==> flow/design.v <==
`timescale 1ns / 1ps
module frame_generator(
    input            CLK,
    input            RST,
    input            START,
    input [10:0]     W,
    input [10:0]     H,
    input [2:0]      W_pause,
    input [6:0]      H_pause,
    input [31:0]     FRAME_pause,
    input            EN_I,
    output reg       H_SYNC = 1,
    output reg       V_SYNC = 1,
    output reg       EN_O = 0,    
    output reg [9:0] DATA = 0    
    );
    reg [10:0] x  = 0;
    reg [10:0] y  = 0;
    reg [2:0]  wp = 0;
    reg [6:0]  hp = 0;
    reg [31:0] f  = 0;
    reg [31:0] numOfFrames = 0;
    reg [4:0] STATE = 0;
    reg       RST_f = 0;
    always @(posedge CLK)
    begin                
        if (EN_I)
        begin    
            if (START) 
            begin
                STATE <= 1;                 
            end    
            if (RST)
            begin   
                RST_f <= 1;
            end
            if (RST_f)
            begin
                STATE <= 6;
                RST_f <= 0;
            end
            case (STATE)
                0:   
                begin
                end
                1:  
                begin                    
                    EN_O <= 0; 
                    x = 0;
                    y = 0;
                    if (wp >= W_pause)
                    begin
                        wp <= 0;
                        STATE <= 2;
                    end
                    if (wp == 0)
                    begin
                        DATA <= DATA + 1;
                        EN_O <= 1;
                        H_SYNC <= 0;
                        V_SYNC = 0;
                    end
                    if (W_pause > 0) wp <= wp + 1;
                end
                2:  
                begin   
                    if (W_pause > 0) wp <= wp + 1;
                    if (wp >= W_pause)
                    begin
                        wp <= 0;
                    end   
                    EN_O <= 0;  
                    if (wp == 0)
                    begin
                        DATA <= DATA + 1;
                        EN_O <= 1;                    
                        x = x + 1;
                        if (x == W)
                        begin
                            x <= 0;
                            y <= y + 1;  
                            if (H_pause != 0)   
                            begin
                                STATE <= 3;
                                EN_O <= 0; 
                                H_SYNC <= 1;
                            end
                        end
                    end
                end
                3:   
                begin          
                    hp = hp + 1;
                    if (hp == H_pause)
                    begin
                        hp <= 0;
                        H_SYNC <= 0;
                        EN_O <= 1;
                        STATE <= 2;
                    end                   
                    if (y == H)                
                    begin
                        V_SYNC  <= 1;
                        EN_O <= 0;
                        H_SYNC <= 1;
                        wp <= 0;
                        STATE <= 4;
                    end
                end
                4:  
                begin
                    f = f + 1;
                    if (f == FRAME_pause)
                    begin
                        f <= 0;
                        STATE <= 5;
                    end
                end
                5:  
                begin
                    numOfFrames <= numOfFrames + 1;
                    STATE <= 1;
                end
                6:  
                begin
                    H_SYNC = 1;
                    EN_O = 0;
                    V_SYNC = 1;
                    DATA = 0;
                    x  = 0;
                    y  = 0;
                    wp = 0;
                    hp = 0;
                    f  = 0;
                    numOfFrames = 0;
                    STATE = 1;
                end
            endcase
        end
        else
        begin
        end
    end
endmodule
Reports on frame_generator
The steps from the RTL of frame_generator to its reports follow in flow order.
Line numbers count from 1 in the design file above.
Cell names lack the library's common part.
{"block": "design", "top_module": "frame_generator", "clk_port": "CLK", "lib": "sky130hd", "pvt_corner": "tt_025C_1v80"}

Word level
Counts by Yosys on the flattened word-level netlist (proc, flatten, opt, wreduce; memories kept). Register bits leave out memories and registers merged into their read ports (data or address). Print and check cells are left out. Cells with the same type and inputs are merged into one.
{"block": "op_classes", "reduce_and_logical": 22, "add_sub_neg": 6, "n_eq": 21, "compare": 2, "muxes": 42}
{"block": "ops", "cell": "32-bit case mux with 2-bit select", "count": 1}
{"block": "ops", "cell": "11-bit case mux with 2-bit select", "count": 2}
{"block": "ops", "cell": "11-bit 2-to-1 mux", "count": 4}
{"block": "ops", "cell": "5-bit 2-to-1 mux", "count": 7}
{"block": "ops", "cell": "32-bit by 1-bit adder with 32-bit output with constant B", "count": 1}
{"block": "ops", "cell": "32-bit equality test", "count": 1}
{"block": "ops", "cell": "32-bit 2-to-1 mux", "count": 1}
{"block": "ops", "cell": "5-bit case mux with 5-bit select", "count": 1}
{"block": "ops", "cell": "11-bit by 1-bit adder with 11-bit output with constant B", "count": 2}
{"block": "ops", "cell": "11-bit equality test", "count": 2}
{"block": "ops", "cell": "10-bit case mux with 2-bit select", "count": 1}
{"block": "ops", "cell": "5-bit by 3-bit equality test with 1-bit output with constant B", "count": 3}
{"block": "ops", "cell": "3-bit 2-to-1 mux", "count": 5}
{"block": "ops", "cell": "2-bit != test with constant B", "count": 7}
{"block": "ops", "cell": "7-bit case mux with 2-bit select", "count": 1}
{"block": "ops", "cell": "1-bit 2-to-1 mux", "count": 13}
{"block": "ops", "cell": "3-bit case mux with 4-bit select", "count": 1}
{"block": "ops", "cell": "10-bit by 1-bit adder with 10-bit output with constant B", "count": 1}
{"block": "ops", "cell": "5-bit by 2-bit equality test with 1-bit output with constant B", "count": 2}
{"block": "ops", "cell": "10-bit 2-to-1 mux", "count": 1}
{"block": "ops", "cell": "3-bit != test with constant B", "count": 3}
{"block": "ops", "cell": "3-bit AND reduction", "count": 3}
{"block": "ops", "cell": "2-bit nonzero test", "count": 4}
{"block": "ops", "cell": "4-bit AND reduction", "count": 2}
{"block": "ops", "cell": "8-bit AND reduction", "count": 1}
{"block": "ops", "cell": "1-bit case mux with 4-bit select", "count": 2}
{"block": "ops", "cell": "7-bit by 1-bit adder with 7-bit output with constant B", "count": 1}
{"block": "ops", "cell": "7-bit equality test", "count": 1}
Other operator kinds: 16; their cells: 19.
{"block": "bits", "ff_bits": 82, "wordCells": 103}

Longest topological paths
Longest topological path by Yosys (ltp), each cell counted once; first at word level (registers and memories cut), then after technology mapping (sequential cells cut; the memories' decode and read muxes count).
{"block": "depth", "depth_word": 5, "ABC_AREA": 0, "depth_mapped": 12, "depth_no_buf": 9}

Synthesis result
Source: synth_stat.txt of the flow (Yosys; design flattened, memories mapped). It holds for the ABC_AREA given above (unset counts as 0); a run with the other value may have another netlist.
The area totals of this step are shown rounded.
{"block": "mapped", "stdcells": 605, "seq_area_um2": 2400, "synth_area_um2": 6050, "ff_cells": 80, "buf_cells": 30}
{"block": "by_type", "type": "edfxtp_1", "count": 80, "type_area_um2": 2.4E+03}
{"block": "by_type", "type": "xnor2_1", "count": 62, "type_area_um2": 543.021}
{"block": "by_type", "type": "xor2_1", "count": 52, "type_area_um2": 455.437}
{"block": "by_type", "type": "nor3_2", "count": 28, "type_area_um2": 280.269}
{"block": "by_type", "type": "nor2_1", "count": 54, "type_area_um2": 202.694}
{"block": "by_type", "type": "xnor3_1", "count": 7, "type_area_um2": 157.651}
{"block": "by_type", "type": "nand3_1", "count": 31, "type_area_um2": 155.149}
{"block": "by_type", "type": "nand2_1", "count": 37, "type_area_um2": 138.883}
{"block": "by_type", "type": "ha_1", "count": 11, "type_area_um2": 137.632}
{"block": "by_type", "type": "nand4_1", "count": 20, "type_area_um2": 125.12}
{"block": "by_type", "type": "nor3_1", "count": 25, "type_area_um2": 125.12}
{"block": "by_type", "type": "and3_1", "count": 14, "type_area_um2": 87.584}
{"block": "by_type", "type": "and2_1", "count": 13, "type_area_um2": 81.328}
{"block": "by_type", "type": "a21oi_1", "count": 16, "type_area_um2": 80.077}
{"block": "by_type", "type": "o21ai_0", "count": 16, "type_area_um2": 80.077}
{"block": "by_type", "type": "and4_1", "count": 9, "type_area_um2": 78.826}
{"block": "by_type", "type": "inv_1", "count": 17, "type_area_um2": 63.811}
{"block": "by_type", "type": "buf_2", "count": 11, "type_area_um2": 55.053}
Not listed: further types 42, cells in them 102.

Timing after synthesis
Path of least setup slack by OpenSTA after synthesis, without wires, with an ideal clock, recovery checks aside; 20% of the period is set as input and as output delay. Where synthesis merged equal registers, the netlist keeps one of their names.
{"block": "synth_timing", "kind": "register to register", "startpoint": "reg x[0]", "endpoint": "reg y[0]", "required_ps": 3094, "tclk_ps": 3490, "setup_time_ps": 396, "driving_pins": 8, "delay_ps": 3175, "arrival_ps": 2779, "setup_slack_ps": 315, "path_buffers": 0, "synth_period_reached_ps": 3175}
"delay_ps" is the arrival time less input delay plus setup time.
"driving_pins" counts driving pins, that of a launching flip-flop among them; a cell with two outputs on the path counts twice.
"synth_period_reached_ps" is the clock period less the worst setup slack; recovery checks do not enter. This is arithmetic on one report: input and output delays are still those of the set period (20% each).
The rows between start and end are the longest chain of elaborated cells between them; the timing report does not say that the signal goes this way. Where chains are equally long, one stands for them.
Each line given opens the expression or statement behind the cell; cells for indexed reads and writes are added by Yosys, which also makes memories of some case tables.
A register here has more assigning lines than the two given.
Only ways into the end's enable, where the timed path ends, are counted here.
{"block": "synth_between", "cell_sequence": "edfxtp_1 -> ha_1 -> xnor2_1 -> xnor2_1 -> nor4_1 -> nand4_1 -> or4_1 -> a21boi_0", "elab_chain_cells": 4, "cone_cells": 4, "lines_between": 2}
{"block": "synth_rtl", "item": "start, declared", "line_no": 17, "text": "reg [10:0] x  = 0;"}
{"block": "synth_rtl", "item": "start, assigned", "line_no": 49, "text": "x = 0;"}
{"block": "synth_rtl", "item": "start, assigned", "line_no": 77, "text": "x = x + 1;"}
{"block": "synth_rtl", "item": "11-bit by 1-bit adder with 11-bit output", "line_no": 77}
{"block": "synth_rtl", "item": "11-bit equality test", "line_no": 78, "text": "if (x == W)"}
{"block": "synth_rtl", "item": "2-bit != test"}
{"block": "synth_rtl", "item": "4-bit AND reduction"}
{"block": "synth_rtl", "item": "end, assigned", "line_no": 50, "text": "y = 0;"}
{"block": "synth_rtl", "item": "end, assigned", "line_no": 81, "text": "y <= y + 1;"}
{"block": "synth_rtl", "item": "end, declared", "line_no": 18, "text": "reg [10:0] y  = 0;"}

Worst path after layout
Path of least setup slack in the final report of entry A (OpenROAD, finished layout, wires in). Where an end is a register, its clock arrival counts in the times.
The report prints the path's times to 10 ps; the period is as set.
{"block": "layout_timing", "kind": "register to register", "startpoint": "reg f[0]", "endpoint": "reg f[20]", "setup_slack_ps": -1030, "required_ps": 2210, "setup_time_ps": 250, "arrival_ps": 3240, "tclk_ps": 2120, "driving_pins": 13, "path_buffers": 3}
The rows between start and end are the longest chain of elaborated cells between them; the timing report does not say that the signal goes this way. Where chains are equally long, one stands for them.
A register here has more assigning lines than the two given.
{"block": "layout_between", "cell_sequence": "edfxtp_1 -> ha_4 -> buf_6 -> nand3_4 -> or2_4 -> o311a_4 -> a2111oi_4 -> o2111ai_2 -> a2111oi_4 -> buf_4 -> and4_4 -> clkbuf_16 -> nor3_2", "elab_chain_cells": 4, "cone_cells": 4, "lines_between": 3}
{"block": "layout_rtl", "item": "start, declared", "line_no": 21, "text": "reg [31:0] f  = 0;"}
{"block": "layout_rtl", "item": "start, assigned", "line_no": 112, "text": "f = f + 1;"}
{"block": "layout_rtl", "item": "start, assigned", "line_no": 115, "text": "f <= 0;"}
{"block": "layout_rtl", "item": "32-bit by 1-bit adder with 32-bit output", "line_no": 112}
{"block": "layout_rtl", "item": "32-bit equality test", "line_no": 113, "text": "if (f == FRAME_pause)"}
{"block": "layout_rtl", "item": "32-bit 2-to-1 mux", "line_no": 113}
{"block": "layout_rtl", "item": "32-bit case mux with 2-bit select", "line_no": 42, "text": "case (STATE)"}
{"block": "layout_rtl", "item": "end, assigned", "line_no": 112}
{"block": "layout_rtl", "item": "end, assigned", "line_no": 115}
{"block": "layout_rtl", "item": "end, declared", "line_no": 21}

Memo
Re: implementation data of frame_generator

2 stored runs of frame_generator in the flow (synthesis by Yosys, layout by OpenROAD, sky130hd cells), in arbitrary order. Constraints: input delay and output delay 20% of the set period each, output load 0.01 pF.
"period_less_ws_ps" is the run's clock period less its worst setup slack. It is reckoned from that one timing run; input and output delays stay at 20% of the period that was set.
"worst_path_allowed_less_slack_ps" is the time allowed to the run's worst setup path (the clock period less input and output delay, where it has them) less its slack. Clock arrival times count: a late capture clock shortens it, a late launch clock lengthens it.
"design_power_uw" is the tool's figure for a default switching activity; nothing was simulated.
"worst_path_allowed_less_slack_ps" is given in steps of 10 ps.
The results are shown rounded.

Entry A
==> flow/run.sh <==
#!/bin/bash
# the make line also repeats the synthesis and layout settings of config.mk as NAME=value (left out here)
make -C /OpenROAD-flow-scripts/flow DESIGN_CONFIG=/design/flow/config.mk WORK_HOME=/design/flow/orfs CLKGATE_MAP_FILE= finish
==> flow/config.mk <==
export PLATFORM = sky130hd
export DESIGN_NAME = frame_generator
export DESIGN_NICKNAME = frame_generator
export VERILOG_FILES = /design/flow/design.v
export SDC_FILE = /design/flow/constraint.sdc
export NUM_CORES = 4
export LEC_CHECK = 0
export CAP_MARGIN = 20
export CORE_MARGIN = 2
export CORE_UTILIZATION = 40
export SLEW_MARGIN = 20
==> flow/constraint.sdc <==
create_clock -name core_clock -period 2.12 [get_ports {CLK}]
set_input_delay 0.4240 -clock core_clock [delete_from_list [all_inputs] [get_ports {CLK}]]
set_output_delay 0.4240 -clock core_clock [all_outputs]
set_load 0.01 [all_outputs]

==> results of entry A, as JSON <==
{
  "worstSetupSlack_ps": -1030,
  "ws_hold_ps": 596,
  "final_setup_tns_ps": -44900,
  "finalCellArea_um2": 9160,
  "design_power_uw": 3960,
  "fin_util_pct": 62.5,
  "ys_area_um2": 6050,
  "worst_path_allowed_less_slack_ps": 3150,
  "path_kind": "register to register",
  "period_less_ws_ps": 3154,
  "design.die.area_um2": 16100
}

Entry B
==> flow/run.sh <==
#!/bin/bash
# the make line also repeats the synthesis and layout settings of config.mk as NAME=value (left out here)
make -C /OpenROAD-flow-scripts/flow DESIGN_CONFIG=/design/flow/config.mk WORK_HOME=/design/flow/orfs CLKGATE_MAP_FILE= finish
==> flow/config.mk <==
export PLATFORM = sky130hd
export DESIGN_NAME = frame_generator
export DESIGN_NICKNAME = frame_generator
export VERILOG_FILES = /design/flow/design.v
export SDC_FILE = /design/flow/constraint.sdc
export NUM_CORES = 4
export LEC_CHECK = 0
export CAP_MARGIN = 20
export CELL_PAD_IN_SITES_GLOBAL_PLACEMENT = 0
export CORE_ASPECT_RATIO = 0.71
export CORE_MARGIN = 2
export CORE_UTILIZATION = 48
export CTS_CLUSTER_DIAMETER = 222
export CTS_CLUSTER_SIZE = 13
export GPL_ROUTABILITY_DRIVEN = 1
export GPL_TIMING_DRIVEN = 0
export PLACE_DENSITY_LB_ADDON = 0.09
export SETUP_SLACK_MARGIN = -0.23
export SLEW_MARGIN = 20
export TNS_END_PERCENT = 40
==> flow/constraint.sdc <==
create_clock -name core_clock -period 3.41 [get_ports {CLK}]
set_input_delay 0.6820 -clock core_clock [delete_from_list [all_inputs] [get_ports {CLK}]]
set_output_delay 0.6820 -clock core_clock [all_outputs]
set_load 0.01 [all_outputs]

==> results of entry B, as JSON <==
{
  "worstSetupSlack_ps": -142,
  "ws_hold_ps": 597,
  "final_setup_tns_ps": -1100,
  "finalCellArea_um2": 7410,
  "design_power_uw": 2360,
  "fin_util_pct": 60.2,
  "ys_area_um2": 6050,
  "worst_path_allowed_less_slack_ps": 3550,
  "path_kind": "register to register",
  "period_less_ws_ps": 3552,
  "design.die.area_um2": 13500
}
